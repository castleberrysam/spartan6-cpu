==> flow/design.v <==
`timescale 1ns / 1ps
module cpu_ctl(
    output reg data_write_en,
    output reg [3:0] alu_op,
    output [3:0] alu_logic_func,
    output reg alu_cin,
    output reg [10:0] ctl_out,
    output reg [15:0] immediate,
    output reg [15:0] immediate2,
    output reg [15:0] write_en,
    output reg [47:0] output_en,
    input [7:0] data_in,
    input alu_cout,
    input clk,
    input reset
    );
    reg [31:0] insn;
    reg [15:0] mem_read_scratch;
    reg [7:0] insn_cycle;
    reg carry;
    assign alu_logic_func = insn[11:8];
    wire [15:0] reg_1, reg_2, reg_3;
    wire [47:0] out_1, out_2, out_3;
    wire insn_len_1, insn_len_2, insn_len_3, insn_len_4;
    assign reg_1 = 16'b1 << insn[3:0];
    assign reg_2 = 16'b1 << insn[15:12];
    assign reg_3 = 16'b1 << insn[11:8];
    assign out_1 = 48'b1 << (insn[3:0] * 3);
    assign out_2 = 48'b1 << (insn[15:12] * 3);
    assign out_3 = 48'b1 << (insn[11:8] * 3);
    function [1:0] insn_len;
        input [3:0] opcode;
        case(opcode)
            4'b0000: insn_len = 2'b00;
            4'b0001: insn_len = 2'b00;
            4'b0010: insn_len = 2'b01;
            4'b0011: insn_len = 2'b01;
            4'b0100: insn_len = 2'b01;
            4'b0101: insn_len = 2'b01;
            4'b0110: insn_len = 2'b01;
            4'b0111: insn_len = 2'b10;
            4'b1000: insn_len = 2'b10;
            4'b1001: insn_len = 2'b10;
            4'b1010: insn_len = 2'b11;
            4'b1011: insn_len = 2'b11;
            4'b1100: insn_len = 2'b11;
            4'b1101: insn_len = 2'b11;
            4'b1110: insn_len = 2'b11;
            4'b1111: insn_len = 2'b11;
        endcase
    endfunction
    always @(posedge clk or posedge reset) begin
        if(reset) begin
            insn = 32'b0;
            insn_cycle = 8'b0;
            mem_read_scratch = 16'b0;
            carry = 1'b0;
        end else case(insn_cycle)
            8'b00 : begin
                insn[7:0] = data_in;
                insn_cycle = (insn_len(insn[7:4]) == 2'b00) ? 8'b100 : 8'b01;
            end
            8'b01 : begin
                insn[15:8] = data_in;
                insn_cycle = (insn_len(insn[7:4]) == 2'b01) ? 8'b100 : 8'b10;
            end
            8'b10 : begin
                insn[23:16] = data_in;
                insn_cycle = (insn_len(insn[7:4]) == 2'b10) ? 8'b100 : 8'b11;
            end
            8'b11 : begin
                insn[31:24] = data_in;
                insn_cycle = 8'b100;
            end
            default : case(insn[7:4])
                4'b0000 : begin
                    case(insn_cycle)
                        8'b100  : insn_cycle = 8'b101;
                        8'b101  : insn_cycle = 8'b110;
                        default : insn_cycle = 8'b00;
                    endcase
                end
                4'b0001 : begin
                    case(insn_cycle)
                        8'b100  : insn_cycle = 8'b111;
                        8'b111  : begin
                            mem_read_scratch[7:0] = data_in;
                            insn_cycle = 8'b1000;
                        end
                        8'b1000 : begin
                            mem_read_scratch[15:8] = data_in;
                            insn_cycle = 8'b1001;
                        end
                        default : insn_cycle = 8'b00;
                    endcase
                end
                4'b0010 : begin
                    case(insn_cycle)
                        8'b100  : insn_cycle = 8'b1010;
                        default : insn_cycle = 8'b00;
                    endcase
                end
                4'b0011 : begin
                    case(insn_cycle)
                        8'b100  : insn_cycle = 8'b1011;
                        default : begin
                            carry = alu_cout;
                            insn_cycle = 8'b00;
                        end
                    endcase
                end
                4'b0100 : begin
                    case(insn_cycle)
                        8'b100  : insn_cycle = 8'b1100;
                        default : begin
                            carry = alu_cout;
                            insn_cycle = 8'b00;
                        end
                    endcase
                end
                4'b0101 : begin
                    case(insn_cycle)
                        8'b100  : insn_cycle = 8'b1101;
                        default : insn_cycle = 8'b00;
                    endcase
                end
                4'b0110 : begin
                    case(insn_cycle)
                        8'b100  : insn_cycle = 8'b1110;
                        default : insn_cycle = 8'b00;
                    endcase
                end
                4'b0111 : begin
                    case(insn_cycle)
                        8'b100  : insn_cycle = 8'b1111;
                        default : insn_cycle = 8'b00;
                    endcase
                end
                4'b1000 : begin
                    case(insn_cycle)
                        8'b100  : insn_cycle = 8'b10000;
                        default : insn_cycle = 8'b00;
                    endcase
                end
                4'b1001 : begin
                    case(insn_cycle)
                        8'b100   : insn_cycle = 8'b10001;
                        8'b10001 : insn_cycle = 8'b10010;
                        default  : insn_cycle = 8'b00;
                    endcase
                end
                4'b1010 : begin
                    case(insn_cycle)
                        8'b100  : insn_cycle = 8'b10011;
                        default : insn_cycle = 8'b00;
                    endcase
                end
                4'b1011 : begin
                    case(insn_cycle)
                        8'b100  : insn_cycle = 8'b10100;
                        default : insn_cycle = 8'b00;
                    endcase
                end
                4'b1100 : begin
                    case(insn_cycle)
                        8'b100  : insn_cycle = 8'b10101;
                        default : insn_cycle = 8'b00;
                    endcase
                end
                4'b1101 : begin
                    case(insn_cycle)
                        8'b100  : insn_cycle = 8'b10110;
                        default : insn_cycle = 8'b00;
                    endcase
                end
                4'b1110 : begin
                    case(insn_cycle)
                        8'b100   : insn_cycle = 8'b10111;
                        8'b10111 : begin
                            mem_read_scratch[7:0] = data_in;
                            insn_cycle = 8'b11000;
                        end
                        8'b11000 : begin
                            mem_read_scratch[15:8] = data_in;
                            insn_cycle = 8'b11001;
                        end
                        default  : insn_cycle = 8'b00;
                    endcase
                end
                4'b1111 : begin
                    case(insn_cycle)
                        8'b100   : insn_cycle = 8'b11010;
                        8'b11010 : insn_cycle = 8'b11011;
                        default  : insn_cycle = 8'b00;
                    endcase
                end
            endcase
        endcase
    end
    always @(negedge clk or posedge reset) begin
        if(reset) begin
            write_en = 16'b0;
            data_write_en = 1'b0;
            alu_op = 4'b0;
            alu_cin = 1'b0;
            output_en = 48'b0;
            ctl_out = 11'b0;
            immediate = 16'b0;
            immediate2 = 16'b0;
        end else case(insn_cycle)
            8'b00, 8'b01, 8'b10, 8'b11 : begin
                write_en = 16'b1;
                data_write_en = 1'b0;
                alu_op = 4'b000;
                alu_cin = 1'b0;
                output_en = 48'b1;
                ctl_out = 11'b00010010101;
                immediate = 16'b1;
            end
            8'b100 : begin
                write_en = 16'b0;
                data_write_en = 1'b0;
            end
            8'b101 : begin
                write_en = 16'b0;
                data_write_en = 1'b1;
                alu_op = 4'b000;
                alu_cin = 1'b0;
                output_en = 48'b1000 | (out_1 << 1);
                ctl_out = 11'b01000100101;
                immediate = 16'hffff;
            end
            8'b110 : begin
                write_en = 16'b10;
                data_write_en = 1'b1;
                alu_op = 4'b000;
                alu_cin = 1'b0;
                output_en = 48'b1000 | (out_1 << 1);
                ctl_out = 11'b10010010101;
                immediate = 16'hfffe;
            end
            8'b111 : begin
                write_en = 16'b10;
                data_write_en = 1'b0;
                alu_op = 4'b000;
                alu_cin = 1'b0;
                output_en = 48'b1000;
                ctl_out = 11'b00010011001;
                immediate2 = 16'b1;
            end
            8'b1000 : begin
                write_en = 16'b10;
                data_write_en = 1'b0;
                alu_op = 4'b000;
                alu_cin = 1'b0;
                output_en = 48'b1000;
                ctl_out = 11'b00010011001;
                immediate2 = 16'b1;
            end
            8'b1001 : begin
                write_en = reg_1;
                data_write_en = 1'b0;
                ctl_out = 11'b00101000000;
                immediate = mem_read_scratch;
            end
            8'b1010 : begin
                write_en = reg_1;
                data_write_en = 1'b0;
                alu_op = 4'b100;
                output_en = out_1 | (out_2 << 1);
                ctl_out = 11'b00010000011;
            end
            8'b1011 : begin
                write_en = reg_2;
                data_write_en = 1'b0;
                alu_op = 4'b000;
                alu_cin = insn[3] ? carry : 1'b0;
                output_en = out_2 | (out_3 << 1);
                ctl_out = 11'b00010000011;
            end
            8'b1100 : begin
                write_en = reg_2;
                data_write_en = 1'b0;
                alu_op = 4'b010;
                alu_cin = insn[3] ? carry : 1'b1;
                output_en = out_2 | (out_3 << 1);
                ctl_out = 11'b00010000011;
            end
            8'b1101 : begin
                write_en = reg_2;
                data_write_en = 1'b0;
                alu_op = insn[3] ? 4'b001 : 4'b011;
                alu_cin = carry;
                output_en = out_2 | (out_3 << 1);
                ctl_out = 11'b00010000011;
            end
            8'b1110 : begin
                write_en = reg_1;
                data_write_en = 1'b0;
                alu_op = insn[3] ? 4'b001 : 4'b011;
                alu_cin = carry;
                output_en = out_1;
                ctl_out = 11'b00010000101;
                immediate = insn[11:8];
            end
            8'b1111 : begin
                write_en = reg_1;
                data_write_en = 1'b0;
                alu_op = 4'b000;
                alu_cin = 1'b0;
                output_en = out_1;
                ctl_out = 11'b00010000101;
                immediate = insn[23:8];
            end
            8'b10000 : begin
                write_en = reg_1;
                data_write_en = 1'b0;
                ctl_out = 11'b00101000000;
                immediate = insn[23:8];
            end
            8'b10001 : begin
                write_en = 16'h8000;
                data_write_en = 1'b0;
                output_en = 48'b10;
                ctl_out = 11'b00001000000;
            end
            8'b10010 : begin
                write_en = 16'b1;
                data_write_en = 1'b0;
                alu_op = 4'b000;
                alu_cin = 1'b0;
                output_en = out_1;
                ctl_out = 11'b00010000101;
                immediate = insn[23:8];
            end
            8'b10011 : begin
                write_en = reg_2;
                data_write_en = 1'b0;
                alu_op = 4'b100;
                output_en = out_2;
                ctl_out = 11'b00010000101;
                immediate = insn[31:16];
            end
            8'b10100 : begin
                write_en = 16'b1;
                data_write_en = 1'b0;
                alu_op = 4'b101;
                output_en = (out_2 << 2) | out_3;
                ctl_out = 11'b00010000101;
                immediate = insn[31:16];
            end
            8'b10101 : begin
                write_en = 16'b1;
                data_write_en = 1'b0;
                alu_op = 4'b110;
                output_en = (out_2 << 2) | out_3;
                ctl_out = 11'b00010000101;
                immediate = insn[31:16];
            end
            8'b10110 : begin
                write_en = 16'b1;
                data_write_en = 1'b0;
                alu_op = 4'b111;
                output_en = (out_2 << 2) | out_3;
                ctl_out = 11'b00010000101;
                immediate = insn[31:16];
            end
            8'b10111 : begin
                write_en = 16'b0;
                data_write_en = 1'b0;
                alu_op = 4'b000;
                alu_cin = 1'b0;
                output_en = out_3;
                ctl_out = 11'b00000101001;
                immediate2 = insn[31:16];
            end
            8'b11000 : begin
                write_en = 16'b0;
                data_write_en = 1'b0;
                alu_op = 4'b000;
                alu_cin = 1'b1;
                output_en = out_3;
                ctl_out = 11'b00000101001;
                immediate2 = insn[31:16];
            end
            8'b11001 : begin
                write_en = reg_2;
                data_write_en = 1'b0;
                ctl_out = 11'b00101000000;
                immediate = mem_read_scratch;
            end
            8'b11010 : begin
                write_en = 16'b0;
                data_write_en = 1'b1;
                alu_op = 4'b000;
                alu_cin = 1'b0;
                output_en = out_2 | (out_3 << 1);
                ctl_out = 11'b01000100101;
                immediate = insn[31:16];
            end
            8'b11011 : begin
                write_en = 16'b0;
                data_write_en = 1'b1;
                alu_op = 4'b000;
                alu_cin = 1'b1;
                output_en = out_2 | (out_3 << 1);
                ctl_out = 11'b10000100101;
                immediate = insn[31:16];
            end
        endcase
    end
endmodule
# Tool chain data of cpu_ctl
# What the tools print for cpu_ctl, step after step.
# Line numbers count from 1 in the design file above.
# Not given: -
[setup] top="cpu_ctl" clock_port="clk" lib="sky130hd" corner="tt_025C_1v80"

# Word level
# Counts by Yosys on the flattened word-level netlist (proc, flatten, opt, wreduce; memories kept). Register bits leave out memories and registers merged into their read ports (data or address). Print and check cells are left out.
# Memory sizes are those after Yosys's memory passes, which may raise the word count (mostly to a power of two), join words into wider ones and drop unused or constant bits.
[word_totals] romBits=96 register_bits=170 wordCells=167 mem_count=3
[op_classes] logic=6 shift=5 muxes=42 reduce_logical=43 n_mul=3 equal=49
[memory_table] memory="(name not given)" words=16 word_bits=2 rd=1 wr=0 line_no=33 text="case(opcode)"
[memory_table] memory="(name not given)" words=16 word_bits=2 rd=1 wr=0 line_no=33
[memory_table] memory="(name not given)" words=16 word_bits=2 rd=1 wr=0 line_no=33
[op_table] op="case mux 48 bit (select 10 bit)" n=1
[op_table] op="<< shifter 1 x 6 -> 48 bit with constant A" n=3
[op_table] op="bitwise OR 48 bit" n=3
[op_table] op="case mux 8 bit (select 16 bit)" n=1
[op_table] op="case mux 16 bit (select 7 bit)" n=1
[op_table] op="case mux 11 bit (select 10 bit)" n=1
[op_table] op="equality test 8 x 5 -> 1 bit with constant B" n=12
[op_table] op="case mux 16 bit (select 6 bit)" n=1
[op_table] op="equality test 8 x 4 -> 1 bit with constant B" n=8
[op_table] op="case mux 16 bit (select 2 bit)" n=2
[op_table] op="multiplier 4 x 2 -> 6 bit with constant B" n=3
[op_table] op="<< shifter 1 x 4 -> 16 bit with constant A" n=2
[op_table] op="equality test 4 bit with constant B" n=8
[op_table] op="equality test 8 x 3 -> 1 bit with constant B" n=4
[op_table] op="case mux 8 bit (select 4 bit)" n=1
[op_table] op="2-to-1 mux 8 bit" n=4
[op_table] op="OR reduction 14 bit" n=2
[op_table] op="case mux 4 bit (select 7 bit)" n=1
[op_table] op="2-to-1 mux 5 bit" n=5
[op_table] op="OR reduction 24 bit" n=1
[op_table] op="2-to-1 mux 4 bit" n=6
[op_table] op="nonzero test 10 bit" n=2
[op_table] op="case mux 5 bit (select 2 bit)" n=2
[op_table] op="OR reduction 2 bit" n=9
[op_table] op="equality test 4 x 3 -> 1 bit with constant B" n=4
[op_table] op="equality test 8 x 2 -> 1 bit with constant B" n=2
[op_table] op="OR reduction 15 bit" n=1
[op_table] op="OR reduction 3 bit" n=5
# Not listed: further kinds 31, cells in them 53.

# Depth
# Depth = most cells in a row (Yosys ltp): at word level without a register or memory, in the mapped netlist without a sequential cell, where the memories' decode and read muxes count.
[logic_depth] word_depth=5 ABC_AREA=0 mapped_depth=8

# After synthesis
# Source: synth_stat.txt of the flow (Yosys; design flattened, memories mapped). It holds for the ABC_AREA given above (unset counts as 0); a run with the other value may have another netlist.
# The area totals of this step are shown rounded.
[synth_totals] area_um2=8371 seq_area_um2=4731 buffers=49 ff_cells=189 cell_count=708
[by_type] cell_type="sky130_fd_sc_hd__dfrtn_1" n=112 area_total_um2=2.8E+03
[by_type] cell_type="sky130_fd_sc_hd__dfrtp_1" n=76 area_total_um2=1.9E+03
[by_type] cell_type="sky130_fd_sc_hd__a221o_1" n=64 area_total_um2=640.614
[by_type] cell_type="sky130_fd_sc_hd__mux2_2" n=49 area_total_um2=551.779
[by_type] cell_type="sky130_fd_sc_hd__nor2_1" n=59 area_total_um2=221.462
[by_type] cell_type="sky130_fd_sc_hd__o2bb2ai_1" n=25 area_total_um2=218.96
[by_type] cell_type="sky130_fd_sc_hd__a22o_1" n=19 area_total_um2=166.41
[by_type] cell_type="sky130_fd_sc_hd__nand2_1" n=38 area_total_um2=142.637
[by_type] cell_type="sky130_fd_sc_hd__clkbuf_1" n=28 area_total_um2=105.101
[by_type] cell_type="sky130_fd_sc_hd__nor3_1" n=21 area_total_um2=105.101
[by_type] cell_type="sky130_fd_sc_hd__or4_1" n=13 area_total_um2=97.594
[by_type] cell_type="sky130_fd_sc_hd__nor4_1" n=13 area_total_um2=81.328
[by_type] cell_type="sky130_fd_sc_hd__a21oi_1" n=16 area_total_um2=80.077
[by_type] cell_type="sky130_fd_sc_hd__o21ai_0" n=15 area_total_um2=75.072
[by_type] cell_type="sky130_fd_sc_hd__buf_4" n=9 area_total_um2=67.565
[by_type] cell_type="sky130_fd_sc_hd__nor4_4" n=3 area_total_um2=63.811
[by_type] cell_type="sky130_fd_sc_hd__or3_1" n=10 area_total_um2=62.56
[by_type] cell_type="sky130_fd_sc_hd__inv_1" n=16 area_total_um2=60.058
# Other cell types: 44; their cells: 122.

Data sheet: physical implementation of cpu_ctl

Measured data: module cpu_ctl, platform sky130hd, 2 stored runs of the flow under differing settings, order arbitrary. Input and output delays are each 20% of the period that was set; the output load is 0.01 pF.
"power": no workload was simulated; the value follows from the tool's default switching activity.
Results are given in rounded form.
[run A] settings: period_ns=6.34, CORE_UTILIZATION=72, SETUP_SLACK_MARGIN=1.86, PLACE_DENSITY=0.78, TNS_END_PERCENT=50, CTS_CLUSTER_SIZE=59, CAP_MARGIN=40, MAX_ROUTING_LAYER=met5, CORE_MARGIN=2, SLEW_MARGIN=20
[run A] result: did not finish, clock tree synthesis stopped with DPL-0038
[run B] settings: period_ns=5.63, CORE_UTILIZATION=17, SETUP_SLACK_MARGIN=0.27, PLACE_DENSITY_LB_ADDON=0.27, HOLD_SLACK_MARGIN=-0.03, CELL_PAD_IN_SITES_DETAIL_PLACEMENT=1, TNS_END_PERCENT=40, SLEW_MARGIN=30, MIN_ROUTING_LAYER=met1, CAP_MARGIN=20, CORE_MARGIN=2
[run B] result: chip area after synthesis (Yosys) 8371 um^2, die area 51030 um^2, standard-cell area of the final layout 11150 um^2, worst setup slack after layout 0.259 ns, total negative slack 0.000 ns, worst hold slack 0.433 ns, power 5223 µW
