==> flow/design.v <==
`timescale 1ns / 1ps
module uart(
    output reg uart_tx,
    output reg [7:0] data_out,
    output reg new_data,
    output reg buf_empty,
    input uart_rx,
    input [7:0] data_in,
    input write_data,
    input read_data,
    input uart_clk,
    input reset
    );
    reg [2:0] clk_cycle;
    reg [2:0] clk_offset_in;
    reg [2:0] low_cycles_in;
    reg [9:0] data_out_buf;
    reg [3:0] curr_bit_out;
    reg [3:0] curr_bit_in;
    always @(posedge reset or posedge uart_clk) begin
        if(reset) begin
            uart_tx = 1'b1;
            data_out = 8'b0;
            new_data = 1'b0;
            buf_empty = 1'b1;
            clk_cycle = 3'b0;
            clk_offset_in = 3'b0;
            low_cycles_in = 3'b0;
            data_out_buf = 10'b0;
            curr_bit_out = 4'b0;
            curr_bit_in = 4'b0;
        end else begin
            if(read_data) begin
                new_data = 1'b0;
            end
            if(write_data) begin
                uart_tx = 1'b1;
                buf_empty = 1'b0;
                curr_bit_out = 4'b0;
                data_out_buf = {1'b1, data_in, 1'b0};
            end
            if(~buf_empty && clk_cycle == 3'b0) begin
                uart_tx = data_out_buf[curr_bit_out];
                curr_bit_out = curr_bit_out + 4'b1;
                if(curr_bit_out == 4'd10) begin
                    curr_bit_out = 4'b0;
                    buf_empty = 1'b1;
                end
            end
            if(curr_bit_in == 4'b0) begin
                low_cycles_in = (uart_rx ? 3'b0 : (low_cycles_in + 3'b1));
                if(low_cycles_in == 3'd5) begin
                    low_cycles_in = 3'b0;
                    clk_offset_in = clk_cycle;
                    curr_bit_in = 4'b1;
                end
            end else if(curr_bit_in == 4'd9) begin
                curr_bit_in = 4'b0;
                new_data = 1'b1;
            end else begin
                if(clk_cycle == clk_offset_in) begin
                    data_out[curr_bit_in-1] = uart_rx;
                    curr_bit_in = curr_bit_in + 4'b1;
                end
            end
            clk_cycle = clk_cycle + 3'b1;
        end
    end
endmodule
Step by step through the tools: uart
Tool output for the design above, in the order of the flow.
Lines are those of the file above, counted from 1.
Operators carry their Yosys type and port widths (W data, S select, Z words).
Not given: --
Design
  design top: uart
  clock: uart_clk
  standard-cell library: sky130hd
  timing corner: tt_025C_1v80

After elaboration
Yosys after proc, flatten, opt, wreduce and memory -nomap, before mapping. Memory bits, and registers merged into a memory's read port (data or address), are not among the register bits. Print and check cells are not counted. Equal cells are merged and count once.
Bit counts
  register bits after elaboration: 38
  input bits: 13
  output and inout port bits: 11
  elaborated cells: 56
Operators by class
  add/subtract/negate cells: 6
  equality and inequality tests: 5
  shift operators: 3
  multiplexer cells: 18
  bitwise logic cells: 6
  reduce/logical cells: 8
Operators with widths (number)
  $shift A1 B33 Y8: 1
  $shift A1 B33 Y8 const A: 1
  $neg A32 Y33: 1
  $mux W4: 7
  $shiftx A10 B4 Y1: 1
  $mux W10: 1
  $add A4 B1 Y4 const B: 2
  $eq A4 B4 Y1 const B: 2
  $and A8 B8 Y8: 1
  $or A8 B8 Y8: 1
  $not A8 Y8: 1
  $mux W1: 8
  $add A3 B1 Y3 const B: 2
  $mux W3: 2
  $sub A4 B1 Y5 const B: 1
  $reduce_and A2 Y1: 2
  $logic_not A4 Y1: 1
  $not A1 Y1: 3
  $eq A3 B3 Y1: 1
  $eq A3 B3 Y1 const B: 1
  $logic_not A3 Y1: 1
  $reduce_and A3 Y1: 1
  $reduce_bool A3 Y1: 1
  $ne A2 B1 Y1 const B: 1
  $reduce_bool A2 Y1: 1
  $logic_and A1 B1 Y1: 1

Logic depth
Depth = most cells in a row (Yosys ltp): at word level without a register or memory, in the mapped netlist without a sequential cell, where the memories' decode and read muxes count.
Depth
  word-level depth: 6
  ABC_AREA: 1
  depth in mapped cells: 20
  depth with buffers taken out: 19

Mapped cells and area
The flow's flattened synthesis, as Yosys stat reports it; memories are mapped. The netlist is that of the ABC_AREA named above (0 if unset); the other value can give another one.
Mapped netlist
  standard cells after synthesis: 312
  synthesis area: 2423.6 µm²
  sequential part of the area: 953.4 µm²
  mapped flip-flops: 38
  buffer cells: 3
Cells by type
  sky130_fd_sc_hd__dfrtp_1: number 36, area in all 900.864 µm²
  sky130_fd_sc_hd__nand2_1: number 84, area in all 315.302 µm²
  sky130_fd_sc_hd__ha_1: number 16, area in all 200.192 µm²
  sky130_fd_sc_hd__nand3_1: number 29, area in all 145.139 µm²
  sky130_fd_sc_hd__inv_1: number 33, area in all 123.869 µm²
  sky130_fd_sc_hd__nor2_1: number 26, area in all 97.594 µm²
  sky130_fd_sc_hd__o21ai_0: number 14, area in all 70.067 µm²
  sky130_fd_sc_hd__o21ai_1: number 13, area in all 65.062 µm²
  sky130_fd_sc_hd__dfstp_2: number 2, area in all 52.55 µm²
  sky130_fd_sc_hd__nand3_4: number 3, area in all 52.55 µm²
  sky130_fd_sc_hd__inv_2: number 12, area in all 45.043 µm²
  sky130_fd_sc_hd__nand2_2: number 6, area in all 37.536 µm²
  sky130_fd_sc_hd__xor2_1: number 4, area in all 35.034 µm²
  sky130_fd_sc_hd__nand2_4: number 2, area in all 22.522 µm²
  sky130_fd_sc_hd__nor2_4: number 2, area in all 22.522 µm²
  sky130_fd_sc_hd__o211ai_1: number 3, area in all 22.522 µm²
  sky130_fd_sc_hd__nand3_2: number 2, area in all 20.019 µm²
  sky130_fd_sc_hd__nand3b_4: number 1, area in all 20.019 µm²
Other cell types: 17; their cells: 24.

Worst setup path after synthesis
OpenSTA on the mapped netlist: ideal clock, no wires. The path of least setup slack (recovery checks aside). Input and output delay are each 20% of the period. Register names are those of the netlist, which keeps one name where synthesis merged equal registers.
Timing path post-synthesis
  path kind: register to register
  start: register curr_bit_in[0]
  end: register data_out[3]
  period: 3.63 ns
  setup time: 0.117 ns
  time at the first pin: 0.000 ns
  data arrival time: 2.526 ns
  required time: 3.513 ns
  path slack: 0.988 ns
  delay of the path: 2.643 ns
  driving pins on the path: 19
  buffers on the path: 1
  synthesis period reached: 2.642 ns
"delay of the path" is the arrival time less input delay plus setup time.
"driving pins on the path" counts driving pins, that of a launching flip-flop among them; a cell with two outputs on the path counts twice.
"synthesis period reached" = period - worst setup slack (recovery checks aside). The figure is calculated, with input and output delays left at 20% of the set period.
Between the ends stands the longest chain of elaborated cells between them, by number of cells; it is not shown to be the way that was timed. Of several equally long chains one is given.
A line is the first line of the expression or statement that the cell stems from. Yosys adds cells for indexed reads and writes and turns some case tables into memories.
At most two assigning lines are given for a register; there are more.
Lines with a computed index may be missing from the assigning lines.
On the way, post-synthesis
  path through: sky130_fd_sc_hd__dfrtp_1 sky130_fd_sc_hd__buf_2 sky130_fd_sc_hd__inv_2 sky130_fd_sc_hd__ha_1 sky130_fd_sc_hd__inv_2 sky130_fd_sc_hd__nand2_2 sky130_fd_sc_hd__nand3_1 sky130_fd_sc_hd__a21oi_1 sky130_fd_sc_hd__inv_1 sky130_fd_sc_hd__ha_1 sky130_fd_sc_hd__nand2_1 sky130_fd_sc_hd__nor2_1 sky130_fd_sc_hd__nand3_1 sky130_fd_sc_hd__nand2_1 sky130_fd_sc_hd__nand3_1 sky130_fd_sc_hd__nor2_1 sky130_fd_sc_hd__nand2_1 sky130_fd_sc_hd__nand2_1 sky130_fd_sc_hd__nand2_1
  cells in the longest elaborated chain: 6
  elaborated cells on any way between the ends: 12
  source lines of those cells: 3
  those cells by class: add/sub: 2; eq/ne: 1; shift: 2; logic: 5; reduce/logical: 2
RTL lines, path post-synthesis
  start: declaration: RTL line 19  | reg [3:0] curr_bit_in;
  start: assignment: RTL line 31  | curr_bit_in = 4'b0;
  start: assignment: RTL line 63  | curr_bit_in = curr_bit_in + 4'b1;
  $sub A4 B1 Y5: RTL line 62  | data_out[curr_bit_in-1] = uart_rx;
  $neg A32 Y33: RTL line 62
  $shift A1 B33 Y8: RTL line 62
  $not A8 Y8: RTL line 62
  $and A8 B8 Y8: RTL line 62
  $or A8 B8 Y8: RTL line 62
  end: assignment: RTL line 23  | data_out = 8'b0;
  end: declaration: RTL line 4  | output reg [7:0] data_out,

Worst path after layout
From the final timing report of run B: the path of least setup slack in the routed layout; clock arrival at registers is part of the times.
Timing path post-layout
  path kind: register to register
  start: register curr_bit_in[1]
  end: register data_out[0]
  period: 1.77 ns
  setup time: 0.10 ns
  time at the first pin: 0.29 ns
  data arrival time: 2.52 ns
  required time: 1.96 ns
  path slack: -0.57 ns
  driving pins on the path: 20
  buffers on the path: 1
Between the ends stands the longest chain of elaborated cells between them, by number of cells; it is not shown to be the way that was timed. Of several equally long chains one is given.
At most two assigning lines are given for a register; there are more.
Lines with a computed index may be missing from the assigning lines.
On the way, post-layout
  path through: sky130_fd_sc_hd__dfrtp_1 sky130_fd_sc_hd__inv_2 sky130_fd_sc_hd__ha_4 sky130_fd_sc_hd__inv_2 sky130_fd_sc_hd__nand2_4 sky130_fd_sc_hd__nand2_4 sky130_fd_sc_hd__nor2_8 sky130_fd_sc_hd__nand3_4 sky130_fd_sc_hd__ha_4 sky130_fd_sc_hd__inv_2 sky130_fd_sc_hd__nand2_2 sky130_fd_sc_hd__nor2_4 sky130_fd_sc_hd__buf_4 sky130_fd_sc_hd__nand3_1 sky130_fd_sc_hd__nand2_1 sky130_fd_sc_hd__nand2_1 sky130_fd_sc_hd__nor2_2 sky130_fd_sc_hd__nand3_1 sky130_fd_sc_hd__nand2_1 sky130_fd_sc_hd__inv_1
  cells in the longest elaborated chain: 6
  elaborated cells on any way between the ends: 12
  source lines of those cells: 3
  those cells by class: add/sub: 2; eq/ne: 1; shift: 2; logic: 5; reduce/logical: 2
RTL lines, path post-layout
  start: declaration: RTL line 19  | reg [3:0] curr_bit_in;
  start: assignment: RTL line 31  | curr_bit_in = 4'b0;
  start: assignment: RTL line 63  | curr_bit_in = curr_bit_in + 4'b1;
  $sub A4 B1 Y5: RTL line 62  | data_out[curr_bit_in-1] = uart_rx;
  $neg A32 Y33: RTL line 62
  $shift A1 B33 Y8: RTL line 62
  $not A8 Y8: RTL line 62
  $and A8 B8 Y8: RTL line 62
  $or A8 B8 Y8: RTL line 62
  end: assignment: RTL line 23  | data_out = 8'b0;
  end: declaration: RTL line 4  | output reg [7:0] data_out,

# Flow runs of uart

Design uart on sky130hd. What follows are 2 stored runs of the flow, each under its own settings; their order means nothing. The constraints put input and output delay at 20% of the set period each and load the outputs with 0.01 pF.
By "achieved clock period (ns)" is meant the clock period of the run minus its worst setup slack. This is arithmetic on one report: input and output delays are still those of the set period (20% each).
"worst setup path time (ns)" is the time allowed to the run's worst setup path (the clock period less input and output delay, where it has them) less its slack. Clock arrival times count: a late capture clock shortens it, a late launch clock lengthens it.
By "finish__power__total" is meant OpenSTA's value without simulated activity: inputs other than the clock are taken to toggle once in ten clock periods, and the tool carries that through the logic.

Flow files of run A
==> flow/run.sh <==
#!/bin/bash
# the make line also repeats the synthesis and layout settings of config.mk as NAME=value (left out here)
make -C /OpenROAD-flow-scripts/flow DESIGN_CONFIG=/design/flow/config.mk WORK_HOME=/design/flow/orfs CLKGATE_MAP_FILE= finish
==> flow/config.mk <==
export PLATFORM = sky130hd
export DESIGN_NAME = uart
export DESIGN_NICKNAME = uart
export VERILOG_FILES = /design/flow/design.v
export SDC_FILE = /design/flow/constraint.sdc
export NUM_CORES = 4
export LEC_CHECK = 0
export ABC_AREA = 0
export CAP_MARGIN = 20
export CELL_PAD_IN_SITES_GLOBAL_PLACEMENT = 3
export CORE_ASPECT_RATIO = 0.79
export CORE_MARGIN = 8
export CORE_UTILIZATION = 70
export CTS_CLUSTER_DIAMETER = 398
export GPL_TIMING_DRIVEN = 0
export MIN_ROUTING_LAYER = met1
export PLACE_DENSITY_LB_ADDON = 0.26
export SLEW_MARGIN = 40
==> flow/constraint.sdc <==
create_clock -name core_clock -period 1.81 [get_ports {uart_clk}]
set_input_delay 0.3620 -clock core_clock [delete_from_list [all_inputs] [get_ports {uart_clk}]]
set_output_delay 0.3620 -clock core_clock [all_outputs]
set_load 0.01 [all_outputs]

report of run A: did not finish, place, FLW-0024

Flow files of run B
==> flow/run.sh <==
#!/bin/bash
# the make line also repeats the synthesis and layout settings of config.mk as NAME=value (left out here)
make -C /OpenROAD-flow-scripts/flow DESIGN_CONFIG=/design/flow/config.mk WORK_HOME=/design/flow/orfs CLKGATE_MAP_FILE= finish
==> flow/config.mk <==
export PLATFORM = sky130hd
export DESIGN_NAME = uart
export DESIGN_NICKNAME = uart
export VERILOG_FILES = /design/flow/design.v
export SDC_FILE = /design/flow/constraint.sdc
export NUM_CORES = 4
export LEC_CHECK = 0
export ABC_AREA = 1
export CAP_MARGIN = 0
export CELL_PAD_IN_SITES_DETAIL_PLACEMENT = 0
export CELL_PAD_IN_SITES_GLOBAL_PLACEMENT = 2
export CORE_MARGIN = 2
export CORE_UTILIZATION = 27
export GPL_ROUTABILITY_DRIVEN = 0
export GPL_TIMING_DRIVEN = 1
export MIN_ROUTING_LAYER = met1
export SETUP_SLACK_MARGIN = -0.0
export SLEW_MARGIN = 20
==> flow/constraint.sdc <==
create_clock -name core_clock -period 1.77 [get_ports {uart_clk}]
set_input_delay 0.3540 -clock core_clock [delete_from_list [all_inputs] [get_ports {uart_clk}]]
set_output_delay 0.3540 -clock core_clock [all_outputs]
set_load 0.01 [all_outputs]

report of run B
yosys chip area after synthesis (um^2): 2423.6
finish__design__die__area: 9749.6
finish__design__instance__area__stdcell: 3651.0
finish__design__instance__utilization: 0.4187
finish__timing__setup__ws: -0.568
finish__timing__setup__tns: -4.099
finish__timing__hold__ws: 0.398
finish__power__total: 5.926e-03
achieved clock period (ns): 2.338
worst setup path time (ns): 2.34
worst setup path kind: register to register
